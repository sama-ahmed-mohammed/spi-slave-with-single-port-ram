==> flow/design.v <==
module ram #(
    parameter MEM_DEPTH = 256,
    parameter ADDR_SIZE = 8
)(
    input [(ADDR_SIZE+2) - 1 : 0] din,
    input clk,
    input rst_n,
    input rx_valid,
    output reg [ADDR_SIZE - 1 : 0] dout,
    output reg tx_valid
);
    reg [ADDR_SIZE - 1 : 0] mem [MEM_DEPTH - 1 : 0];
    reg [ADDR_SIZE - 1 : 0] address;
    always@(posedge clk) begin
        if(!rst_n) begin
            dout <= 0;
            tx_valid <= 0;
        end
        else begin
            casex({(din[ADDR_SIZE + 1 : ADDR_SIZE]), rx_valid})
                3'b001 : begin 
                    address <= din[ADDR_SIZE - 1 : 0]; 
                    dout <= 0;
                    tx_valid <= 0;
                end
                3'b011 : begin
                    mem[address] <= din[ADDR_SIZE - 1 : 0];
                    dout <= 0;
                    tx_valid <= 0;
                end
                3'b101 : begin 
                    address <= din[ADDR_SIZE - 1 : 0]; 
                    dout <= 0;
                    tx_valid <= 0;
                end
                3'b11x : begin
                    tx_valid <= 1;
                    dout <= mem[address];
                end
                default : begin
                    dout <= 0;
                    tx_valid <= 0;
                end
            endcase
        end
    end
endmodule
module spi_slave #(
    parameter ADDR_SIZE = 8,
    parameter IDLE = 3'b000,
    parameter CHK_CMD = 3'b001,
    parameter WRITE = 3'b010,
    parameter READ_ADD = 3'b011,
    parameter READ_DATA = 3'b100
)(
    input MOSI,
    input SS_n,
    input clk,
    input rst_n,
    input [ADDR_SIZE - 1 : 0] tx_data,
    input tx_valid,
    output reg [(ADDR_SIZE+2) - 1 : 0] rx_data,
    output reg rx_valid,
    output reg MISO
);
    (*fsm_encoding = "one_hot" *)
    reg [2:0] cs;
    reg [2:0] ns;
    reg read_addr_or_data;  
    always@(cs, SS_n, MOSI) begin
        case(cs)
            IDLE        : begin
                if(SS_n) ns <= IDLE;
                else ns <= CHK_CMD;
            end
            CHK_CMD     : begin
                if(!SS_n && !MOSI) ns <= WRITE;
                else if(!SS_n && MOSI)begin 
                    if(!read_addr_or_data) begin
                        ns <= READ_ADD;
                    end
                    else begin
                        ns <= READ_DATA;
                    end
                end
                else ns <= IDLE;
            end
            WRITE       : begin
                if(!SS_n) ns <= WRITE; 
                else ns<= IDLE;
            end
            READ_ADD    : begin
                if(!SS_n) ns <= READ_ADD; 
                else ns <= IDLE;
            end
            READ_DATA   : begin
                if(!SS_n) ns <= READ_DATA; 
                else ns <= IDLE;
            end
            default     : ns <= IDLE;
        endcase
    end
    always@(posedge clk)begin
        if(!rst_n) cs <= IDLE;
        else cs <= ns;
    end
    reg [$clog2(ADDR_SIZE+2) - 1: 0] counter;
    reg [(ADDR_SIZE+2) - 1 : 0] temp;  
    always@(posedge clk) begin
        if(!rst_n ) begin
            MISO <= 0;
            rx_data <= 0;
            rx_valid <= 0;
            counter <= 0;
            temp <= 0;
            read_addr_or_data <= 0;  
        end
        else begin
            if(cs == WRITE || cs == READ_ADD || cs == READ_DATA) begin
                temp[(ADDR_SIZE+2) - counter - 1] <= MOSI;  
                if(tx_valid) MISO <= tx_data[ADDR_SIZE - counter];
                if(counter == (ADDR_SIZE + 1)) begin 
                    counter <= 0;
                    rx_data <= temp;
                    rx_valid <= 1;  
                end
                else begin
                    counter <= counter + 1;
                    rx_valid <= 0;
                end
                if(cs == READ_ADD) read_addr_or_data <= 1;
                else if(cs == READ_DATA) read_addr_or_data <= 0;
            end
            else begin 
                rx_valid <= 0;
                counter <= 0;
                temp <= 0;
            end
        end
    end 
endmodule
module top #(
    parameter ADDR_SIZE = 8,
    parameter MEM_DEPTH = 256
    )(  
    input SS_n,
    input clk,
    input rst_n,
    input MOSI,
    output MISO
    );
    wire [ADDR_SIZE - 1 : 0] tx_data;
    wire tx_valid;
    wire [(ADDR_SIZE+2) - 1 : 0] rx_data;
    wire rx_valid;
    spi_slave #(.ADDR_SIZE(ADDR_SIZE))
        spi(.clk(clk), .rst_n(rst_n), .SS_n(SS_n), .MISO(MISO), .MOSI(MOSI), 
            .rx_data(rx_data), .rx_valid(rx_valid),
            .tx_data(tx_data), .tx_valid(tx_valid));
    ram #(.MEM_DEPTH(MEM_DEPTH), .ADDR_SIZE(ADDR_SIZE))
        ram(.clk(clk), .rst_n(rst_n), 
            .din(rx_data), .rx_valid(rx_valid),
            .dout(tx_data), .tx_valid(tx_valid));
endmodule
**Tool chain data of top**

The steps from the RTL of top to its reports follow in flow order.
Lines are those of the file above, counted from 1.
Operators carry their Yosys type and port widths (W data, S select, Z words).
Cell names lack the library's common part.
A cell with n/a has no value.

- Design top: top
- Clock: clk
- Cell library: sky130hd
- Corner: tt_025C_1v80

**After elaboration**

Counts by Yosys on the flattened word-level netlist (proc, flatten, opt, wreduce; memories kept). Register bits leave out memories and registers merged into their read ports (data or address). Print and check cells are left out. Cells with the same type and inputs are merged into one.
Yosys's memory passes give these memory sizes; they may raise the number of words (mostly to a power of two), join words into wider ones and drop unused or constant bits.

- $mul: 0
- Reduce/logical cells: 17
- Shift-type cells: 3
- Add/subtract/negate cells: 5
- $lt $le $gt $ge: 0
- Muxes and demuxes: 18
- Equality and inequality tests: 9
- Div/mod/pow operators: 0
- Bitwise operators: 5

Operators by type and width:

| kind | count |
|---|---|
| $shift A1 B33 Y10 | 1 |
| $shift A1 B33 Y10 const A | 1 |
| $neg A32 Y33 | 1 |
| $sub A32 B1 Y32 const B | 1 |
| $shiftx A8 B32 Y1 | 1 |
| $mux W8 | 4 |
| $pmux W3 S5 | 1 |
| $reduce_and A2 Y1 | 6 |
| $mux W3 | 4 |
| $and A10 B10 Y10 | 1 |
| $or A10 B10 Y10 | 1 |
| $not A10 Y10 | 1 |
| $sub A4 B4 Y5 const A | 2 |
| $eq A3 B2 Y1 const B | 3 |
| $mux W1 | 7 |
| $eq A3 B1 Y1 const B | 2 |
| $eq A3 B3 Y1 const B | 2 |
| $add A4 B1 Y4 const B | 1 |
| $eq A4 B4 Y1 const B | 1 |
| $mux W2 | 2 |
| $logic_not A1 Y1 | 3 |
| $logic_not A3 Y1 | 1 |
| $reduce_or A3 Y1 | 1 |
| $logic_and A1 B1 Y1 | 2 |
| $logic_or A1 B1 Y1 | 2 |
| $not A1 Y1 | 2 |
| $eq A2 B2 Y1 const B | 1 |
| $reduce_bool A2 Y1 | 1 |
| $reduce_or A2 Y1 | 1 |

- Bits in registers: 39
- Output and inout port bits: 1
- Memory bits (read-only): 0
- Memories: 1
- Cells after elaboration: 67
- Word width x clocked read ports: 8
- Latch bits: 0
- Input bits: 4
- Memory bits (writable): 2048

Memories:

| memory | depth | bits a word | rd ports | wr ports | RTL line | source |
|---|---|---|---|---|---|---|
| ram.mem | 256 | 8 | 1 | 1 | 12 | `reg [ADDR_SIZE - 1 : 0] mem [MEM_DEPTH - 1 : 0];` |

**Depth**

Yosys ltp: most cells in a row. Word level: on the elaborated netlist, between registers, memories and ports. Mapped: between sequential cells and ports; inverters and the memories' decode and read muxes count.

- Word-level depth: 7
- ABC_AREA: 1
- Gate-level depth with buffers: 26
- Mapped depth without buffers: 26

**After synthesis**

Yosys stat after the flow's synthesis: flattened, memories mapped to cells. It holds for the ABC_AREA given above (unset counts as 0); a run with the other value may have another netlist.
Totals and module areas in this step are rounded.

Cell types:

| cell type | count | total area (µm²) |
|---|---|---|
| edfxtp_1 | 2056 | 6.17E+04 |
| nand3_1 | 1419 | 7.1E+03 |
| a22oi_1 | 515 | 3.87E+03 |
| nand2_1 | 562 | 2.11E+03 |
| nor2_1 | 371 | 1.39E+03 |
| clkbuf_1 | 254 | 953.414 |
| a31oi_1 | 144 | 900.864 |
| dfxtp_1 | 41 | 820.787 |
| buf_2 | 130 | 650.624 |
| nand4_1 | 65 | 406.64 |
| inv_1 | 87 | 326.563 |
| nor3_1 | 60 | 300.288 |
| a21oi_1 | 42 | 210.202 |
| buf_1 | 54 | 202.694 |
| o21ai_0 | 40 | 200.192 |
| ha_1 | 13 | 162.656 |
| a22o_1 | 14 | 122.618 |
| o22ai_1 | 13 | 81.328 |

Other cell types: 26; their cells: 106.

- Cell area after synthesis: 82300 µm²
- Area of sequential cells: 62600 µm²
- Buffer cells: 439
- Mapped cells: 5986
- Mapped flip-flops: 2097

**Worst setup path after synthesis**

Source: OpenSTA report_checks on the synthesized netlist (no wires, ideal clock, input and output delay 20% of the period each), path of least setup slack; recovery checks are left aside. Register names are those of the netlist, which keeps one name where synthesis merged equal registers.

- Path type: reg2reg
- Start point: register spi.rx_data[0]
- End point: register ram.address[0]
- Launch time at the first pin: 0.000 ns
- Period: 5.29 ns
- Stages on the path: 1
- Arrival: 3.406 ns
- Library setup time: 0.857 ns
- Data required time: 4.433 ns
- Path buffers: 0
- Delay of the path: 4.263 ns
- Setup slack: 1.027 ns
- Period reached after synthesis: 4.263 ns

"delay of the path" = arrival - input delay + setup time.
"stages on the path": output pins that drive a net of the path, with the launching flip-flop's if there is one; two outputs of one cell count as two.
"period reached after synthesis" = period - worst setup slack (recovery checks aside). The figure is calculated, with input and output delays left at 20% of the set period.

- Cells stage by stage: dfxtp_1
- Length of the longest elaborated chain: 0
- Elaborated cells on any way between the ends: 0
- Source lines of those cells: 0

Ends and longest elaborated chain, after synthesis:

| what | RTL line | source |
|---|---|---|
| start: declaration | 62 | `output reg [(ADDR_SIZE+2) - 1 : 0] rx_data,` |
| start: assignment | 112 | `rx_data <= 0;` |
| start: assignment | 124 | `rx_data <= temp;` |
| end: assignment | 22 | `address <= din[ADDR_SIZE - 1 : 0];` |
| end: assignment | 32 | `address <= din[ADDR_SIZE - 1 : 0];` |
| end: declaration | 13 | `reg [ADDR_SIZE - 1 : 0] address;` |

**Timing after layout**

Path of least setup slack in the final report of run 1 (OpenROAD, finished layout, wires in). Where an end is a register, its clock arrival counts in the times.

- Path type: reg2reg
- Start point: register spi.counter[1]
- End point: register spi.temp[9]
- Path buffers: 0
- Library setup time: 0.10 ns
- Data required time: 4.58 ns
- Arrival: 3.94 ns
- Launch time at the first pin: 0.84 ns
- Stages on the path: 25
- Setup slack: 0.64 ns
- Period: 3.85 ns

The rows between start and end are the longest chain of elaborated cells between them; the timing report does not say that the signal goes this way. Where chains are equally long, one stands for them.
Each line given opens the expression or statement behind the cell; cells for indexed reads and writes are added by Yosys, which also makes memories of some case tables.
A register here has more assigning lines than the two given.
Where a signal picks the word or bit written, the line may be left out of the assigning lines.

- Cells stage by stage: dfxtp_4 > inv_6 > ha_4 > inv_4 > nor2_4 > nand3_4 > inv_6 > nand3_2 > ha_4 > inv_4 > nand2_4 > nor2_4 > nand2_2 > nor2_4 > nand3_4 > nand2_1 > nand3_1 > nand2_1 > nand2_2 > nor2_4 > nand3_4 > nor2_4 > nand4_1 > nand2_1 > nor2_1
- Length of the longest elaborated chain: 7
- Elaborated cells on any way between the ends: 8
- Source lines of those cells: 1
- Those cells by class: add/sub (3); shift (2); logic (3)

Ends and longest elaborated chain, post-layout:

| what | RTL line | source |
|---|---|---|
| start: declaration | 107 | `reg [$clog2(ADDR_SIZE+2) - 1: 0] counter;` |
| start: assignment | 114 | `counter <= 0;` |
| start: assignment | 128 | `counter <= counter + 1;` |
| $sub A4 B4 Y5 | 120 | `temp[(ADDR_SIZE+2) - counter - 1] <= MOSI;` |
| $sub A32 B1 Y32 | 120 |  |
| $neg A32 Y33 | 120 |  |
| $shift A1 B33 Y10 | 120 |  |
| $not A10 Y10 | 120 |  |
| $and A10 B10 Y10 | 120 |  |
| $or A10 B10 Y10 | 120 |  |
| end: assignment | 115 | `temp <= 0;` |
| end: assignment | 137 | `temp <= 0;` |
| end: declaration | 108 | `reg [(ADDR_SIZE+2) - 1 : 0] temp;` |

2 stored runs of top in the flow (synthesis by Yosys, layout by OpenROAD, sky130hd cells), in arbitrary order. Constraints: input delay and output delay 20% of the set period each, output load 0.01 pF.
"period reached" means the clock period less the worst setup slack. The figure is calculated, with input and output delays left at 20% of the set period.
"critical setup path time" means the part of the period allowed to the worst setup path (the constraints hold back 20% at inputs and 20% at outputs) less its slack; where the path has registers, the arrival times of their clocks count too.
The results are shown rounded.

### Run 1

Settings: `period_ns=3.85`, `CORE_UTILIZATION=33`, `SETUP_SLACK_MARGIN=0.68`, `PLACE_DENSITY_LB_ADDON=0.24`, `HOLD_SLACK_MARGIN=0.28`, `CORE_ASPECT_RATIO=1.65`, `CORE_MARGIN=6`, `CELL_PAD_IN_SITES_GLOBAL_PLACEMENT=2`, `TNS_END_PERCENT=75`, `ABC_AREA=1`, `GPL_ROUTABILITY_DRIVEN=0`, `CTS_CLUSTER_SIZE=68`, `CAP_MARGIN=10`, `SLEW_MARGIN=0`

- Final setup TNS: 0.000 ns
- Setup slack of the critical path: 0.643 ns
- Cell area after synthesis: 82300 µm²
- Critical setup path time: 3.21 ns
- Critical path kind: reg2reg
- Area of the die: 262000 µm²
- Period reached: 3.207 ns
- Worst hold slack after layout: 0.448 ns
- Post-route utilization: 39.2 %

### Run 2

Settings: `period_ns=4.33`, `SETUP_SLACK_MARGIN=-0.2`, `CAP_MARGIN=20`, `CORE_MARGIN=2`, `CORE_UTILIZATION=40`, `SLEW_MARGIN=20`

- Worst hold slack after layout: 0.429 ns
- Period reached: 4.179 ns
- Area of the die: 208000 µm²
- Post-route utilization: 46.8 %
- Cell area after synthesis: 81700 µm²
- Setup slack of the critical path: 0.151 ns
- Final setup TNS: 0.000 ns
- Critical setup path time: 4.18 ns
- Critical path kind: reg2reg
